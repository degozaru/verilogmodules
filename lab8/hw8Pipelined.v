==> flow/design.v <==
module hw8Pipelined        #(parameter WL = 8)
                    (input signed [WL-1:0] in1,
                    input signed [WL-1:0] in2,
						  input signed [WL-1:0] in3,
						  input signed [WL-1:0] c1,
                    input signed [WL-1:0] c2,
						  input signed [WL-1:0] c3,
						  input CLK,
                    output reg [(WL*2)+1:0] q);
		reg signed [(WL*2)-1:0] o1, o2, o3;
		always @(posedge CLK) begin 
		o1 <= in1 * c1;
		o2 <= in2 * c2;
		o3 <= in3 * c3;
		q <= o1 + o2 + o3;
         end
endmodule
Tool chain data of hw8Pipelined --
The steps from the RTL of hw8Pipelined to its reports follow in flow order. Lines are those of the file above, counted from 1. Cell names lack the library's common part. The mark n/a stands for no value.
Set-up: top hw8Pipelined, clock port CLK, library sky130hd, timing corner tt_025C_1v80

Word-level counts --
Yosys after proc, flatten, opt, wreduce and memory -nomap, before mapping. Enables and synchronous resets that opt folds into registers are not counted as muxes. Memory bits, and registers merged into a memory's read port (data or address), are not among the register bits. Print and check cells are not counted. Equal cells are merged and count once.
Word-level totals: register bits 66, latch bits 0, RAM bits 0, ROM bits 0, word width x clocked read ports 0, memories kept 0, input port bits 49, output and inout port bits 18, elaborated cells 9
Cells by class: add/subtract/negate cells 2, multipliers 3, divide/modulo/power cells 0, $lt $le $gt $ge 0, equality and inequality tests 0, shift operators 0, muxes and demuxes 0, bitwise logic cells 0, reductions and logical operators 0
Operators by type and width (number):
- multiplier 8 x 8 -> 16 bit | 3
- adder 17 x 16 -> 18 bit | 1
- adder 16 x 16 -> 17 bit | 1

Depth --
Depth = most cells in a row (Yosys ltp): at word level without a register or memory, in the mapped netlist without a sequential cell, where the memories' decode and read muxes count.
Depth: depth in word-level cells 2, ABC_AREA 0, depth in mapped cells 16, depth with buffers taken out 16

Netlist --
Source: synth_stat.txt of the flow (Yosys; design flattened, memories mapped). It holds for the ABC_AREA given above (unset counts as 0); a run with the other value may have another netlist. Totals and module areas in this step are rounded.
Synthesis totals: standard cells after synthesis 1025, synthesis area 9900 um^2, sequential area 1320 um^2, flip-flops 66, buffer cells 1
Cells by type:
- fa_1 | number 182, area in all 3.64E+03 um^2
- dfxtp_1 | number 66, area in all 1.32E+03 um^2
- ha_1 | number 103, area in all 1.29E+03 um^2
- inv_1 | number 250, area in all 938.4 um^2
- and2_1 | number 129, area in all 807.024 um^2
- xnor2_1 | number 54, area in all 472.954 um^2
- nand2_1 | number 54, area in all 202.694 um^2
- a21oi_1 | number 32, area in all 160.154 um^2
- nor2b_1 | number 25, area in all 156.4 um^2
- o21ai_0 | number 16, area in all 80.077 um^2
- nor2_1 | number 18, area in all 67.565 um^2
- nand2b_1 | number 10, area in all 62.56 um^2
- a21o_1 | number 8, area in all 60.058 um^2
- o21a_1 | number 8, area in all 60.058 um^2
- xor2_1 | number 6, area in all 52.55 um^2
- a31oi_1 | number 8, area in all 50.048 um^2
- nor3_1 | number 8, area in all 40.038 um^2
- mux2_2 | number 3, area in all 33.782 um^2
Not listed: further types 28, cells in them 45.

Path before layout --
OpenSTA on the mapped netlist: ideal clock, no wires. The path of least setup slack (recovery checks aside). Input and output delay are each 20% of the period. Register names are those of the netlist, which keeps one name where synthesis merged equal registers.
Path after synthesis: path kind input to register, start input c3[4], end register o3[14], clock period 5280 ps, external input delay 1056 ps, setup time 72 ps, arrival time 4639 ps, setup slack 568 ps, path delay 3655 ps, driving pins on the path 16, buffers on the path 0, period reached after synthesis 4712 ps
"path delay" = arrival - input delay + setup time. "driving pins on the path": output pins that drive a net of the path, with the launching flip-flop's if there is one; two outputs of one cell count as two. "period reached after synthesis" = period - worst setup slack (recovery checks aside). The figure is calculated, with input and output delays left at 20% of the set period. Between the ends stands the longest chain of elaborated cells between them, by number of cells; it is not shown to be the way that was timed. Of several equally long chains one is given. A line is the first line of the expression or statement that the cell stems from. Yosys adds cells for indexed reads and writes and turns some case tables into memories.
Between the ends, after synthesis: path through and2_1 fa_1 inv_1 fa_1 inv_1 fa_1 inv_1 fa_1 inv_1 ha_1 o21a_1 o31a_1 nor4_2 nor2_1 o41ai_2 xnor2_1, length of the longest elaborated chain 1, elaborated cells between the ends (all ways) 1, source lines of those cells 1
Ends and longest elaborated chain, after synthesis:
- start, declared | RTL line 7 | input signed [WL-1:0] c3,
- multiplier 8 x 8 -> 16 bit | RTL line 14 | o3 <= in3 * c3;
- end, assigned | RTL line 14
- end, declared | RTL line 10 | reg signed [(WL*2)-1:0] o1, o2, o3;

Worst path after layout --
From the final timing report of flow run 1: the path of least setup slack in the routed layout; clock arrival at registers is part of the times. The report prints the path's times to 10 ps; the period is as set.
Path after layout: path kind input to register, start input c1[2], end register o1[15], clock period 8120 ps, external input delay 1620 ps, setup time 120 ps, arrival time 6170 ps, setup slack 2160 ps, driving pins on the path 15, buffers on the path 1
Between the ends stands the longest chain of elaborated cells between them, by number of cells; it is not shown to be the way that was timed. Of several equally long chains one is given.
Between the ends, after layout: path through clkdlybuf4s50_1 nand2_1 fa_1 fa_1 inv_1 fa_1 inv_1 fa_1 inv_1 ha_1 nor4_1 o21ai_0 a31oi_1 o21ai_0 xnor2_1, length of the longest elaborated chain 1, elaborated cells between the ends (all ways) 1, source lines of those cells 1
Ends and longest elaborated chain, after layout:
- start, declared | RTL line 5 | input signed [WL-1:0] c1,
- multiplier 8 x 8 -> 16 bit | RTL line 12 | o1 <= in1 * c1;
- end, assigned | RTL line 12
- end, declared | RTL line 10 | reg signed [(WL*2)-1:0] o1, o2, o3;

==> results <==
Top module hw8Pipelined; platform sky130hd; tools Yosys and OpenROAD; 2 stored runs in no particular order. Input and output delays are each 20% of the period that was set; the output load is 0.01 pF.
By "period reached" is meant the clock period of the run minus its worst setup slack. This is arithmetic on one report: input and output delays are still those of the set period (20% each).
"critical path time": the worst setup path's part of the clock period (all of it between registers, 20% less for each end at a port) less its slack. A launch clock that arrives late makes it longer, a capture clock that arrives late makes it shorter.
"total power of the final layout": no workload was simulated; the value follows from the tool's default switching activity.
"critical path time" is given in steps of 10 ps.
The measured numbers are rounded.

* Flow run 1 | settings: period_ns 8.12; CORE_UTILIZATION 53; SETUP_SLACK_MARGIN -0.61; PLACE_DENSITY_LB_ADDON 0.27; CORE_ASPECT_RATIO 0.73; GPL_ROUTABILITY_DRIVEN 1; CTS_CLUSTER_DIAMETER 144; MIN_ROUTING_LAYER met2; CAP_MARGIN 20; CORE_MARGIN 2; SLEW_MARGIN 20 | results: final design utilization 61.3%; setup slack of the worst path 2160 ps; standard-cell area of the final layout 11200 um^2; die footprint 19800 um^2; post-route setup TNS 0 ps; worst hold slack 592 ps; critical path time 4340 ps; worst path kind input to register; period reached 5964 ps; total power of the final layout 4.69 mW; chip area after synthesis (Yosys) 9900 um^2
* Flow run 2 | settings: period_ns 3.48; CAP_MARGIN 20; CORE_MARGIN 2; CORE_UTILIZATION 40; SLEW_MARGIN 20 | results: final design utilization 54.2%; setup slack of the worst path -663 ps; standard-cell area of the final layout 13200 um^2; die footprint 26000 um^2; post-route setup TNS -11700 ps; worst hold slack 590 ps; critical path time 3450 ps; worst path kind input to register; period reached 4143 ps; total power of the final layout 12.7 mW; chip area after synthesis (Yosys) 9900 um^2
