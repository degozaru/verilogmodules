==> flow/design.v <==
module datapathB_behavioral
			#(parameter WLx = 8, parameter WLc = 8)
			( input signed [WLx-1:0] x,
			  input signed [WLc-1:0] a, b, c,
			  input CLK,
			  output reg signed [(WLx+WLc+WLc)+1:0] outR
			);
			reg signed [(WLx+WLc-1):0] mulR1;
			reg signed [(WLx+WLc):0] addR;
			reg signed [((WLx+WLc+WLc)):0] mulR2;
			always @(posedge CLK) begin
			mulR1 <= a * x;
			addR <= mulR1 + b;
			mulR2 <= addR * x;
			outR <= mulR2 + c;
			end
endmodule
Tool chain data of datapathB_behavioral
Tool output for the design above, in the order of the flow.
Line numbers count from 1 in the design file above.
Operators carry their Yosys type and port widths (W data, S select, Z words).
Cell names lack the library's common part.
{"block": "setup", "design": "datapathB_behavioral", "clk_port": "CLK", "cell_library": "sky130hd", "corner": "tt_025C_1v80"}

Word level
Source: Yosys, flattened and elaborated, memories not mapped. Widths are those after wreduce; folded enables and synchronous resets count as part of the registers. Registers that Yosys merges into a memory's read port (data or address) are not register bits. Print and check cells do not count. Equal cells are merged and count once.
{"block": "bits", "ff_bits": 84, "in_bits": 33, "output_inout_bits": 26}
{"block": "classes", "add_sub_neg": 2, "mul": 2}
{"block": "ops", "operator": "$mul A17 B8 Y25", "n": 1}
{"block": "ops", "operator": "$mul A8 B8 Y16", "n": 1}
{"block": "ops", "operator": "$add A25 B8 Y26", "n": 1}
{"block": "ops", "operator": "$add A16 B8 Y17", "n": 1}

Logic depth
Longest topological path by Yosys (ltp), each cell counted once; first at word level (registers and memories cut), then after technology mapping (sequential cells cut; the memories' decode and read muxes count).
{"block": "logic_depth", "word_depth": 1, "abc_area": 0, "depth_mapped": 18, "mapped_depth_nobuf": 16}

Netlist
Source: synth_stat.txt of the flow (Yosys; design flattened, memories mapped). It holds for the ABC_AREA given above (unset counts as 0); a run with the other value may have another netlist.
The area totals of this step are shown rounded.
{"block": "by_type", "cell_type": "fa_1", "n": 166}
{"block": "by_type", "cell_type": "dfxtp_1", "n": 84}
{"block": "by_type", "cell_type": "ha_1", "n": 117}
{"block": "by_type", "cell_type": "inv_1", "n": 252}
{"block": "by_type", "cell_type": "and2_1", "n": 138}
{"block": "by_type", "cell_type": "xnor2_1", "n": 47}
{"block": "by_type", "cell_type": "a21oi_1", "n": 52}
{"block": "by_type", "cell_type": "nand2_1", "n": 68}
{"block": "by_type", "cell_type": "nor2_1", "n": 63}
{"block": "by_type", "cell_type": "o21ai_0", "n": 30}
{"block": "by_type", "cell_type": "a21o_1", "n": 14}
{"block": "by_type", "cell_type": "xor2_1", "n": 11}
{"block": "by_type", "cell_type": "o21bai_1", "n": 11}
{"block": "by_type", "cell_type": "nor3_1", "n": 16}
{"block": "by_type", "cell_type": "nor2b_1", "n": 12}
{"block": "by_type", "cell_type": "o21a_1", "n": 10}
{"block": "by_type", "cell_type": "a211oi_1", "n": 9}
{"block": "by_type", "cell_type": "clkbuf_1", "n": 18}
Not listed: further types 43, cells in them 124.
{"block": "mapped", "cell_count": 1242, "mapped_area_um2": 11200, "ffs": 84, "buffers": 19}

Worst setup path after synthesis
Source: OpenSTA report_checks on the synthesized netlist (no wires, ideal clock, input and output delay 20% of the period each), path of least setup slack; recovery checks are left aside. Register names are those of the netlist, which keeps one name where synthesis merged equal registers.
{"block": "synth_path", "path_type": "input -> register", "from": "in x[7]", "to": "reg mulR1[15]", "tclk_ps": 5710, "in_delay_ps": 1142, "arrival_ps": 5083, "t_required_ps": 5590, "setup_slack_ps": 507, "path_delay_ps": 4061, "path_stages": 15, "path_buffers": 1, "synth_period_reached_ps": 5203}
"path_delay_ps" = arrival - input delay + setup time.
"path_stages" counts driving pins, that of a launching flip-flop among them; a cell with two outputs on the path counts twice.
"synth_period_reached_ps" is the clock period less the worst setup slack; recovery checks do not enter. This is arithmetic on one report: input and output delays are still those of the set period (20% each).
Between the ends stands the longest chain of elaborated cells between them, by number of cells; it is not shown to be the way that was timed. Of several equally long chains one is given.
Each line given opens the expression or statement behind the cell; cells for indexed reads and writes are added by Yosys, which also makes memories of some case tables.
{"block": "synth_between", "cell_sequence": "inv_1 clkbuf_1 nor2_1 fa_1 fa_1 fa_1 inv_1 fa_1 inv_1 ha_1 or3_1 o22a_1 a211oi_1 a21oi_1 xnor2_1", "elab_chain_cells": 1}
{"block": "synth_lines", "item": "start: declaration", "line": 3, "source": "( input signed [WLx-1:0] x,"}
{"block": "synth_lines", "item": "$mul A8 B8 Y16", "line": 12, "source": "mulR1 <= a * x;"}
{"block": "synth_lines", "item": "end: assignment", "line": 12}
{"block": "synth_lines", "item": "end: declaration", "line": 8, "source": "reg signed [(WLx+WLc-1):0] mulR1;"}

Path in the finished layout
From the final timing report of stored run 2: the path of least setup slack in the routed layout; clock arrival at registers is part of the times.
The report prints the path's times to 10 ps; the period is as set.
{"block": "layout_path", "path_type": "input -> register", "from": "in x[6]", "to": "reg mulR2[22]", "tclk_ps": 4360, "in_delay_ps": 870, "arrival_ps": 4850, "t_required_ps": 4640, "setup_slack_ps": -210, "path_stages": 16, "path_buffers": 3}
Between the ends stands the longest chain of elaborated cells between them, by number of cells; it is not shown to be the way that was timed. Of several equally long chains one is given.
{"block": "layout_between", "cell_sequence": "buf_8 buf_12 buf_4 and2_1 fa_1 fa_1 fa_1 inv_1 fa_1 inv_1 ha_4 a21o_1 a21oi_2 nand4_1 a2111o_1 o311ai_2", "elab_chain_cells": 1}
{"block": "layout_lines", "item": "start: declaration", "line": 3, "source": "( input signed [WLx-1:0] x,"}
{"block": "layout_lines", "item": "$mul A17 B8 Y25", "line": 14, "source": "mulR2 <= addR * x;"}
{"block": "layout_lines", "item": "end: assignment", "line": 14}
{"block": "layout_lines", "item": "end: declaration", "line": 10, "source": "reg signed [((WLx+WLc+WLc)):0] mulR2;"}

datapathB_behavioral through Yosys and OpenROAD on sky130hd: 2 stored runs, unordered, with their settings and measured results. The constraints put input and output delay at 20% of the set period each and load the outputs with 0.01 pF.
"achieved_clock_period_ps" means the clock period less the worst setup slack. The figure is calculated, with input and output delays left at 20% of the set period.
"worst_path_ps" = time allowed to the worst setup path (clock period - input delay - output delay, where it has them) - its slack; a late launch clock adds to it, a late capture clock takes from it.
"worst_path_ps" is known to 10 ps.
Values from the reports are rounded here.

{"run": "stored run 1", "settings": { "period_ns": 5.54, "CORE_UTILIZATION": 65, "SETUP_SLACK_MARGIN": 0.81, "PLACE_DENSITY_LB_ADDON": 0.22, "CORE_MARGIN": 3, "CELL_PAD_IN_SITES_GLOBAL_PLACEMENT": 3, "CELL_PAD_IN_SITES_DETAIL_PLACEMENT": 1, "TNS_END_PERCENT": 85, "MIN_ROUTING_LAYER": "met2", "CAP_MARGIN": 20, "SLEW_MARGIN": 20 }, "outcome": "no final report: placement broke off with FLW-0024"}
{"run": "stored run 2", "settings": { "period_ns": 4.36, "CORE_UTILIZATION": 18, "SETUP_SLACK_MARGIN": -0.33, "PLACE_DENSITY_LB_ADDON": 0.2, "CELL_PAD_IN_SITES_DETAIL_PLACEMENT": 1, "TNS_END_PERCENT": 95, "CTS_CLUSTER_DIAMETER": 102, "SLEW_MARGIN": 15, "CAP_MARGIN": 20, "CORE_MARGIN": 2 }, "results": { "yosys.chip_area_um2": 11200, "die_area_um2": 64220, "post_route_stdcell_area_um2": 14590, "post_route_util_pct": 23.7, "worstSetupSlack_ps": -208, "final_setup_tns_ps": -1790, "hold_ws_ps": 458, "achieved_clock_period_ps": 4568, "worst_path_ps": 3700, "worstPathKind": "input -> register" }}
